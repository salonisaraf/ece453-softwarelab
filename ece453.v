==> flow/design.v <==
module ece453(
  clk,
  reset,
  slave_address,
  slave_read,
  slave_write,
  slave_readdata,
  slave_writedata,
  slave_byteenable,
  gpio_inputs,
  gpio_outputs,
  irq_out
);
  input clk;
  input reset;
  input [4:0] slave_address;
  input slave_read;
  input slave_write;
  output wire [31:0] slave_readdata;
  input [31:0] slave_writedata;
  input [3:0] slave_byteenable;
  input [31:0] gpio_inputs;
  output [31:0] gpio_outputs;
  output wire irq_out;
	localparam CONTROL_FSM_ENABLE_BIT_NUM		= 0;
	localparam CONTROL_FSM_ENABLE_MASK		= (32'h1 << CONTROL_FSM_ENABLE_BIT_NUM);
	localparam CONTROL_FSM_DIR_BIT_NUM		= 1;
	localparam CONTROL_FSM_DIR_MASK		= (32'h1 << CONTROL_FSM_DIR_BIT_NUM);
	localparam CONTROL_CAP_TOUCH_HI_BIT_NUM		= 0;
	localparam CONTROL_CAP_TOUCH_HI_MASK		= (32'h1 << CONTROL_CAP_TOUCH_HI_BIT_NUM);
	localparam CONTROL_CAP_TOUCH_MED_BIT_NUM	= 1;
	localparam CONTROL_CAP_TOUCH_MED_MASK		= (32'h1 << CONTROL_CAP_TOUCH_MED_BIT_NUM);
	localparam CONTROL_CAP_TOUCH_LO_BIT_NUM		= 2;
	localparam CONTROL_CAP_TOUCH_LO_MASK		= (32'h1 << CONTROL_CAP_TOUCH_LO_BIT_NUM);
	localparam GPIO_OUT_LEDS_BIT_NUM		= 0;
	localparam GPIO_OUT_LEDS_MASK		= (32'h3FF << GPIO_OUT_LEDS_BIT_NUM);
	localparam GPIO_IN_BUTTONS_BIT_NUM	= 0;
	localparam GPIO_IN_BUTTONS_MASK		= (32'hF << GPIO_IN_BUTTONS_BIT_NUM);
	localparam STATUS_FSM_STATE_BIT_NUM		= 0;
	localparam STATUS_FSM_STATE_MASK		  = (32'h7 << STATUS_FSM_STATE_BIT_NUM);
  localparam STATUS_FSM_LEDS_BIT_NUM		= 3;
	localparam STATUS_FSM_LEDS_MASK		    = (32'hF << STATUS_FSM_STATE_BIT_NUM);
	localparam	DEV_ID_ADDR	  = 5'b0000;
	localparam	CONTROL_ADDR	= 5'b0001;
	localparam  STATUS_ADDR	  = 5'b0010;
	localparam	IM_ADDR		    = 5'b0011;
	localparam	IRQ_ADDR	    = 5'b0100;
	localparam	GPIO_IN_ADDR	= 5'b0101;
	localparam	GPIO_OUT_ADDR	= 5'b0110;
	localparam	ALL_BITS      = 32'hFFFFFFFF;
  localparam  DEBOUNCE_TICKS  = 24'd10;
  reg  [31:0] dev_id_r;
  reg  [31:0] control_r;
  reg  [31:0] status_r; 
  reg  [31:0] im_r;
  reg  [31:0] irq_r;
  reg  [31:0] gpio_in_r;
  reg  [31:0] gpio_out_r;
  wire  [31:0] control_in;
  wire  [31:0] status_in;
  wire  [31:0] im_in;
  reg   [31:0] irq_in;
  wire  [31:0] gpio_in;
  wire  [31:0] gpio_out;
  reg   [31:0] gpio_in_irqs;
  wire  [2:0]  fsm_state;
  wire  [3:0]  fsm_leds;
  wire	       toggle_led;
  wire         debounced_key;
  wire	[3:0]      message;
  wire 	       detect_switch;
  wire  [1:0]  pwm_level;
  localparam message_START = 4'b0000;
  localparam message_ON = 4'b0001;
  localparam message_OFF = 4'b0010;  
  localparam message_ERROR = 4'b0011; 
  assign slave_readdata = 
        ( (slave_address == DEV_ID_ADDR )    && slave_read )  ? dev_id_r :
        ( (slave_address == CONTROL_ADDR )   && slave_read )  ? control_r:
        ( (slave_address == STATUS_ADDR )    && slave_read )  ? status_r:
        ( (slave_address == IM_ADDR )        && slave_read )  ? im_r :
        ( (slave_address == IRQ_ADDR )       && slave_read )  ? irq_r :
        ( (slave_address == GPIO_IN_ADDR )   && slave_read )  ? gpio_in_r :
        ( (slave_address == GPIO_OUT_ADDR )  && slave_read )  ? gpio_out_r : 32'h00000000 ;
  assign irq_out = | (im_r & irq_r);
  assign gpio_outputs = {gpio_out_r[31:0]};
	always @ (*)
	begin
		irq_in = irq_r;  
		if(message != status_r[3:0])
		begin
			irq_in = irq_r | 32'h1;  
		end
		else
		begin
			if(slave_address == IRQ_ADDR)
			begin
				if( slave_write )
				begin
					irq_in = irq_r & (~slave_writedata);
				end
			end
		end
	end
  assign control_in     = ( (slave_address == CONTROL_ADDR )  && slave_write ) ? (slave_writedata & (CONTROL_CAP_TOUCH_HI_MASK | CONTROL_CAP_TOUCH_MED_MASK | CONTROL_CAP_TOUCH_LO_MASK)) : control_r ;
  assign status_in 	= {28'h0, message};
  assign im_in          = ( (slave_address == IM_ADDR )   && slave_write ) ? slave_writedata : im_r;
  assign gpio_in        = gpio_inputs;
  assign gpio_out       = {21'h0, pwm_level, message, toggle_led, fsm_leds};
  always @ (posedge clk or posedge reset)
  begin
    if (reset == 1)
    begin
      dev_id_r    <= 32'hECE45318;
      control_r   <= 32'h00000000;
      status_r    <= 32'h00000000;
      im_r        <= 32'h00000000;
      irq_r       <= 32'h00000000;
      gpio_in_r   <= 32'h00000000;
      gpio_out_r  <= 32'h00000000;
    end
    else
    begin
      dev_id_r    <= 32'hECE45318;
      control_r   <= control_in;
      status_r    <= status_in;
      im_r        <= im_in;
      irq_r       <= irq_in;
      gpio_in_r   <= gpio_in;
      gpio_out_r  <= gpio_out;
    end
  end
  ece453_debounce push_button
  (
	  .clk(clk),
	  .reset(reset),
    .button_in(gpio_inputs[0]),
    .button_out(debounced_key)
  ); 
  ece453_debounce switch
  (
	  .clk(clk),
	  .reset(reset),
          .button_in(gpio_inputs[4]),
          .button_out(detect_switch)
  );  
  ece453_fsm_example ece453_fsm
  (
	  .clk(clk),
	  .reset(reset),
    .cap_touch_sig(control_r[CONTROL_CAP_TOUCH_LO_BIT_NUM : CONTROL_CAP_TOUCH_HI_BIT_NUM]),
    .pwm_level(pwm_level) 
  );
	toggle_detect ece453_toggle_detect(
		.clk(clk),
		.reset(reset),
		.detect_sw(detect_switch),
		.switch_n(gpio_inputs[4]),
		.led_out(toggle_led),
		.message(message)
	);
endmodule
module toggle_detect(
  clk,
  reset,
  detect_sw,
  switch_n,
  led_out,
  message
);
  input clk;
  input reset;
  input switch_n;  
  input detect_sw;  
  output reg led_out;
  output reg [3:0] message;
  reg [1:0] current_state, next_state, previous_state;
  localparam START = 2'b00;
  localparam SW_ON = 2'b01;
  localparam SW_OFF = 2'b10;
  localparam ERROR = 2'b11;
  localparam LED_ON = 1'b1;
  localparam LED_OFF = 1'b0;
  localparam message_START = 4'b0000;
  localparam message_ON = 4'b0001;
  localparam message_OFF = 4'b0010;  
  localparam message_ERROR = 4'b0011; 
  always @ (*) 
  begin
    next_state = ERROR;
    led_out = LED_OFF;
    message = message_ERROR;
  case(current_state)
	START: begin
		led_out = LED_OFF;
		message = message_START;		
		if(~switch_n)begin
			next_state = START;
		end 
		else if(switch_n)begin
			next_state = SW_ON;
		end
	end
	SW_ON: begin
		led_out = LED_ON;
		message = message_ON;
		if(~detect_sw || switch_n)begin
			next_state = SW_ON;
		end 
		else if(detect_sw) begin
			next_state = SW_OFF;
		end
	end
	SW_OFF: begin
		led_out = LED_OFF;
		message = message_OFF;
		if(~detect_sw || ~switch_n)begin
			next_state = SW_OFF;
		end 
		else  if(detect_sw) begin
			next_state = SW_ON;
		end
	end
	ERROR: begin
		led_out = LED_OFF;
		message = message_START;	
		end
  endcase
end
  always @ ( posedge clk or posedge reset) 
  begin
    if  (reset == 1) 
    begin
      previous_state <= ERROR;
      current_state <= START;
    end 
    else 
    begin
      previous_state <= current_state;
      current_state <= next_state;
    end
  end
endmodule
module ece453_fsm_example(
  input clk,
  input reset,
  input [2:0] cap_touch_sig,
  output reg [1:0] pwm_level
);
	localparam	START	= 3'd0;
	localparam	LED0	= 3'd1;
	localparam	LED1	= 3'd2;
	localparam	LED2	= 3'd3;
	localparam	LED3	= 3'd4;
  localparam  ERROR = 3'd5;
	localparam	LED_OUT_START	= 4'h0;
	localparam	LED_OUT_LED0	= 4'h1;
	localparam	LED_OUT_LED1	= 4'h2;
	localparam	LED_OUT_LED2	= 4'h4;
	localparam	LED_OUT_LED3	= 4'h8;
  localparam RESET_ACTIVE   = 1'b1;
  localparam RESET_INACTIVE = 1'b0;
  localparam FSM_ACTIVE   = 1'b1;
  localparam FSM_INACTIVE = 1'b0;
  localparam LEFT   = 1'b1;
  localparam RIGHT  = 1'b0;
  localparam BTN_PRESSED      = 1'b1;
  localparam BTN_NOT_PRESSED  = 1'b0;
  localparam OFF = 2'b00;
  localparam LOW = 2'b01;
  localparam MED = 2'b10;
  localparam HI = 2'b11;
  reg [1:0] current_state, next_state;
  always @ (*) 
  begin
    	next_state = OFF;
	pwm_level = 2'h00;
  case(current_state)
	OFF: begin
		pwm_level = 2'h00;
		if(cap_touch_sig == 3'h01)begin
			next_state = LOW;
		end 
		else if(cap_touch_sig == 3'h02)begin
			next_state = MED;
		end 
		else if(cap_touch_sig == 3'h04)begin
			next_state = HI;
		end 				
		else begin
			next_state = OFF;
		end
	end
	HI: begin
		pwm_level = 2'h03;	
		if(cap_touch_sig == 3'h02)begin
			next_state = MED;
		end 
		else if(cap_touch_sig == 3'h01)begin
			next_state = LOW;
		end 				
		else begin
			next_state = HI;
		end
	end
	MED: begin 
		pwm_level = 2'h02;	
		if(cap_touch_sig == 3'h04)begin
			next_state = HI;
		end 
		else if(cap_touch_sig == 3'h01)begin
			next_state = LOW;
		end 				
		else begin
			next_state = MED;
		end
	end
	LOW: begin
		pwm_level = 2'h01;	
		if(cap_touch_sig == 3'h04)begin
			next_state = HI;
		end 
		else if(cap_touch_sig == 3'h02)begin
			next_state = MED;
		end 				
		else begin
			next_state = LOW;
		end
	end
  endcase
  end
  always @ ( posedge clk or posedge reset) 
  begin
    if  (reset == 1) 
    begin
      current_state <= OFF;
    end 
    else 
    begin
      current_state <= next_state;
    end
  end
endmodule 
module ece453_debounce(
  input clk,
  input reset,
  input button_in,
  output reg button_out
);
  reg [23:0] debounce_timer_r;
  reg [7:0] samples_r;
  reg [23:0] debounce_timer_in;
  reg [7:0] samples_in;
  always @ (*) 
  begin
      if(debounce_timer_r == 24'd0)
      begin
        debounce_timer_in = 24'd500000;
        samples_in = ((samples_r << 1) | button_in);
      end
      else
      begin
        debounce_timer_in = debounce_timer_r - 24'd1;
        samples_in = samples_r;
      end
      if( samples_r == 8'h80 || samples_r == 8'h7F )
      begin
        button_out = 1;
        samples_in = 8'h00;
      end
      else
      begin
        button_out = 0;
      end
  end
  always @ ( posedge clk or posedge reset) 
  begin
    if(reset) 
    begin
      samples_r         <= 8'hFF;
      debounce_timer_r  <= 24'd500000;
    end
    else 
    begin
      debounce_timer_r  <= debounce_timer_in;
      samples_r         <= samples_in;
    end
  end
endmodule
From RTL to reports: ece453
Tool output for the design above, in the order of the flow. Line numbers count from 1 in the design file above. Operators: Yosys type, input widths -> output width; for muxes data width and select width s. Cell names lack the library's common part. The mark n/a stands for no value.

Top module: ece453. Clock: clk. Standard-cell library: sky130hd. Corner: tt_025C_1v80.

Word level
Counts by Yosys on the flattened word-level netlist (proc, flatten, opt, wreduce; memories kept). Register bits leave out memories and registers merged into their read ports (data or address). Print and check cells are left out. Cells with the same type and inputs are merged into one.

The figure for bits in registers is 150. The figure for cells after elaboration is 94.

The entry for add/subtract/negate cells reads 1. Under equality and inequality tests stands 18. Under mux-type cells stands 33. For bitwise operators the number is 7. For reductions and logical operators the number is 24.

Operators by type and width (number): $mux 32 (9); $and 32x32->32 (2); $not 32->32 (1); $reduce_or 32->1 (1); $sub 24x1->24 const B (1); $logic_not 24->1 (1); $mux 24 (1); $mux 2 (12); $pmux 2 s4 (3); $mux 8 (2); $eq 5x3->1 const B (3); $pmux 4 s3 (1); $mux 11 (1); $eq 5x2->1 const B (2); $logic_and 1x1->1 (9); $eq 2x2->1 const B (4); $or 8x1->8 (1); $eq 8x7->1 const B (1); $eq 8x8->1 const B (1); $reduce_bool 2->1 (3); $eq 5x1->1 const B (1); $logic_not 5->1 (1); $eq 2x1->1 const B (2); $logic_not 2->1 (2); $ne 4x4->1 (1); $logic_or 1x1->1 (3); $not 1->1 (3); $eq 3x1->1 const B (1).

Not listed: further kinds 8, cells in them 10.

Longest topological paths
Yosys ltp: most cells in a row. Word level: on the elaborated netlist, between registers, memories and ports. Mapped: between sequential cells and ports; inverters and the memories' decode and read muxes count.

Depth in word-level cells: 9. For ABC_AREA the number is 1. Under mapped depth stands 9. Gate-level depth less buffers: 9.

Mapped cells and area
Source: synth_stat.txt of the flow (Yosys; design flattened, memories mapped). It holds for the ABC_AREA given above (unset counts as 0); a run with the other value may have another netlist. Totals and module areas in this step are rounded.

For cell count the number is 812. The figure for cell area after synthesis is 6790 µm². The figure for sequential area is 3620 µm². The entry for mapped flip-flops reads 144. Buffer cells: 53.

Cell types: dfrtp_1 (number 127, total area 3.18E+03 µm²); nand2_1 (number 168, total area 630.605 µm²); inv_1 (number 132, total area 495.475 µm²); dfstp_2 (number 17, total area 446.678 µm²); nor2_1 (number 91, total area 341.578 µm²); o21ai_0 (number 51, total area 255.245 µm²); buf_4 (number 29, total area 217.709 µm²); a21oi_1 (number 38, total area 190.182 µm²); nand3_1 (number 33, total area 165.158 µm²); o2111ai_1 (number 13, total area 113.859 µm²); nand4_1 (number 17, total area 106.352 µm²); o22ai_1 (number 17, total area 106.352 µm²); o221ai_1 (number 11, total area 96.342 µm²); buf_2 (number 18, total area 90.086 µm²); nand3b_1 (number 6, total area 45.043 µm²); xor2_1 (number 5, total area 43.792 µm²); nor3_1 (number 7, total area 35.034 µm²); or2_2 (number 5, total area 31.28 µm²).

Not listed: further types 16, cells in them 27.

Worst setup path after synthesis
Source: OpenSTA report_checks on the synthesized netlist (no wires, ideal clock, input and output delay 20% of the period each), path of least setup slack; recovery checks are left aside. Register names are those of the netlist, which keeps one name where synthesis merged equal registers.

Path type: input port to output port. Start point: input port slave_address[3]. End point: output port slave_readdata[12]. The entry for clock period reads 2.24 ns. The figure for external input delay is 0.448 ns. The entry for external output delay reads 0.448 ns. The figure for arrival is 1.404 ns. The figure for data required time is 1.792 ns. The figure for setup slack is 0.388 ns. The figure for path delay is 0.956 ns. The entry for driving pins on the path reads 7. For path buffers the number is 2. The figure for synthesis period reached is 1.852 ns.

"path delay" = arrival - input delay + setup time. A path that ends at an output port has no setup time. "driving pins on the path" counts driving pins, that of a launching flip-flop among them; a cell with two outputs on the path counts twice. "synthesis period reached" = period - worst setup slack (recovery checks aside). The figure is calculated, with input and output delays left at 20% of the set period. The rows between start and end are the longest chain of elaborated cells between them; the timing report does not say that the signal goes this way. Where chains are equally long, one stands for them. A line is the first line of the expression or statement that the cell stems from. Yosys adds cells for indexed reads and writes and turns some case tables into memories.

Path through: nor2_1 > buf_4 > nand3_2 > nor2_2 > buf_4 > nand2_1 > o2111ai_1. The entry for cells in the longest elaborated chain reads 8. Under elaborated cells on any way between the ends stands 18. Classes of those cells: eq/ne (5); mux (6); reduce/logical (7).

RTL lines, path after synthesis: start: declaration (line 16) `input [4:0] slave_address;`; $eq 5x3->1 (line 83) `( (slave_address == GPIO_IN_ADDR )   && slave_read )  ? gpio_in_r :`; $logic_and 1x1->1 (line 83); $mux 32 (line 83); $mux 32 (line 82) `( (slave_address == IRQ_ADDR )       && slave_read )  ? irq_r :`; $mux 32 (line 81) `( (slave_address == IM_ADDR )        && slave_read )  ? im_r :`; $mux 32 (line 80) `( (slave_address == STATUS_ADDR )    && slave_read )  ? status_r:`; $mux 32 (line 79) `( (slave_address == CONTROL_ADDR )   && slave_read )  ? control_r:`; $mux 32 (line 78) `( (slave_address == DEV_ID_ADDR )    && slave_read )  ? dev_id_r :`; end: declaration (line 19) `output wire [31:0] slave_readdata;`.

Worst path after layout
From the final timing report of run 1: the path of least setup slack in the routed layout; clock arrival at registers is part of the times.

Path type: input port to output port. Start point: input port slave_address[0]. End point: output port slave_readdata[13]. The entry for clock period reads 3.2 ns. The figure for external input delay is 0.64 ns. The entry for external output delay reads 0.64 ns. The figure for arrival is 2.57 ns. The figure for data required time is 2.56 ns. The figure for setup slack is -0.01 ns. The entry for driving pins on the path reads 8. For path buffers the number is 4.

The rows between start and end are the longest chain of elaborated cells between them; the timing report does not say that the signal goes this way. Where chains are equally long, one stands for them.

Path through: clkdlybuf4s50_1 > inv_1 > nor2_1 > nand3_1 > buf_4 > o221ai_1 > buf_4 > clkdlybuf4s50_1. The entry for cells in the longest elaborated chain reads 8. Under elaborated cells on any way between the ends stands 18. Classes of those cells: eq/ne (5); mux (6); reduce/logical (7).

RTL lines, path after layout: start: declaration (line 16) `input [4:0] slave_address;`; $eq 5x3->1 (line 83) `( (slave_address == GPIO_IN_ADDR )   && slave_read )  ? gpio_in_r :`; $logic_and 1x1->1 (line 83); $mux 32 (line 83); $mux 32 (line 82) `( (slave_address == IRQ_ADDR )       && slave_read )  ? irq_r :`; $mux 32 (line 81) `( (slave_address == IM_ADDR )        && slave_read )  ? im_r :`; $mux 32 (line 80) `( (slave_address == STATUS_ADDR )    && slave_read )  ? status_r:`; $mux 32 (line 79) `( (slave_address == CONTROL_ADDR )   && slave_read )  ? control_r:`; $mux 32 (line 78) `( (slave_address == DEV_ID_ADDR )    && slave_read )  ? dev_id_r :`; end: declaration (line 19) `output wire [31:0] slave_readdata;`.

# Flow runs of ece453

Record of 2 stored runs of the RTL-to-layout flow on ece453, platform sky130hd. The runs are unordered. Constraints: input delay and output delay 20% of the set period each, output load 0.01 pF. Results are given in rounded form.

Files of run 1:
==> flow/run.sh <==
#!/bin/bash
# the make line also repeats the synthesis and layout settings of config.mk as NAME=value (left out here)
make -C /OpenROAD-flow-scripts/flow DESIGN_CONFIG=/design/flow/config.mk WORK_HOME=/design/flow/orfs CLKGATE_MAP_FILE= finish
==> flow/config.mk <==
export PLATFORM = sky130hd
export DESIGN_NAME = ece453
export DESIGN_NICKNAME = ece453
export VERILOG_FILES = /design/flow/design.v
export SDC_FILE = /design/flow/constraint.sdc
export NUM_CORES = 4
export LEC_CHECK = 0
export ABC_AREA = 1
export CAP_MARGIN = 20
export CELL_PAD_IN_SITES_DETAIL_PLACEMENT = 0
export CORE_MARGIN = 2
export CORE_UTILIZATION = 29
export CTS_CLUSTER_SIZE = 98
export HOLD_SLACK_MARGIN = 0.14
export MAX_ROUTING_LAYER = met5
export PLACE_DENSITY_LB_ADDON = 0.24
export SETUP_SLACK_MARGIN = -0.06
export SLEW_MARGIN = 30
==> flow/constraint.sdc <==
create_clock -name core_clock -period 3.2 [get_ports {clk}]
set_input_delay 0.6400 -clock core_clock [delete_from_list [all_inputs] [get_ports {clk}]]
set_output_delay 0.6400 -clock core_clock [all_outputs]
set_load 0.01 [all_outputs]

Results of run 1. The die size reads 24600 µm². The worst setup slack after layout comes to -0.013 ns. The Yosys chip area after synthesis comes to 6790 µm². The utilization after layout reads 39.9%. The worst hold slack in the final report stands at 0.383 ns.

Files of run 2:
==> flow/run.sh <==
#!/bin/bash
# the make line also repeats the synthesis and layout settings of config.mk as NAME=value (left out here)
make -C /OpenROAD-flow-scripts/flow DESIGN_CONFIG=/design/flow/config.mk WORK_HOME=/design/flow/orfs CLKGATE_MAP_FILE= finish
==> flow/config.mk <==
export PLATFORM = sky130hd
export DESIGN_NAME = ece453
export DESIGN_NICKNAME = ece453
export VERILOG_FILES = /design/flow/design.v
export SDC_FILE = /design/flow/constraint.sdc
export NUM_CORES = 4
export LEC_CHECK = 0
export ABC_AREA = 1
export CAP_MARGIN = 20
export CELL_PAD_IN_SITES_DETAIL_PLACEMENT = 0
export CORE_ASPECT_RATIO = 0.53
export CORE_MARGIN = 5
export CORE_UTILIZATION = 23
export CTS_CLUSTER_DIAMETER = 337
export GPL_TIMING_DRIVEN = 1
export MAX_ROUTING_LAYER = met5
export MIN_ROUTING_LAYER = met1
export PLACE_DENSITY_LB_ADDON = 0.09
export SETUP_SLACK_MARGIN = 0.31
export SLEW_MARGIN = 20
export TNS_END_PERCENT = 95
==> flow/constraint.sdc <==
create_clock -name core_clock -period 2.4 [get_ports {clk}]
set_input_delay 0.4800 -clock core_clock [delete_from_list [all_inputs] [get_ports {clk}]]
set_output_delay 0.4800 -clock core_clock [all_outputs]
set_load 0.01 [all_outputs]

Results of run 2. The die size reads 33200 µm². The worst setup slack after layout comes to 0.128 ns. The Yosys chip area after synthesis comes to 6790 µm². The utilization after layout reads 35.1%. The worst hold slack in the final report stands at 0.380 ns.
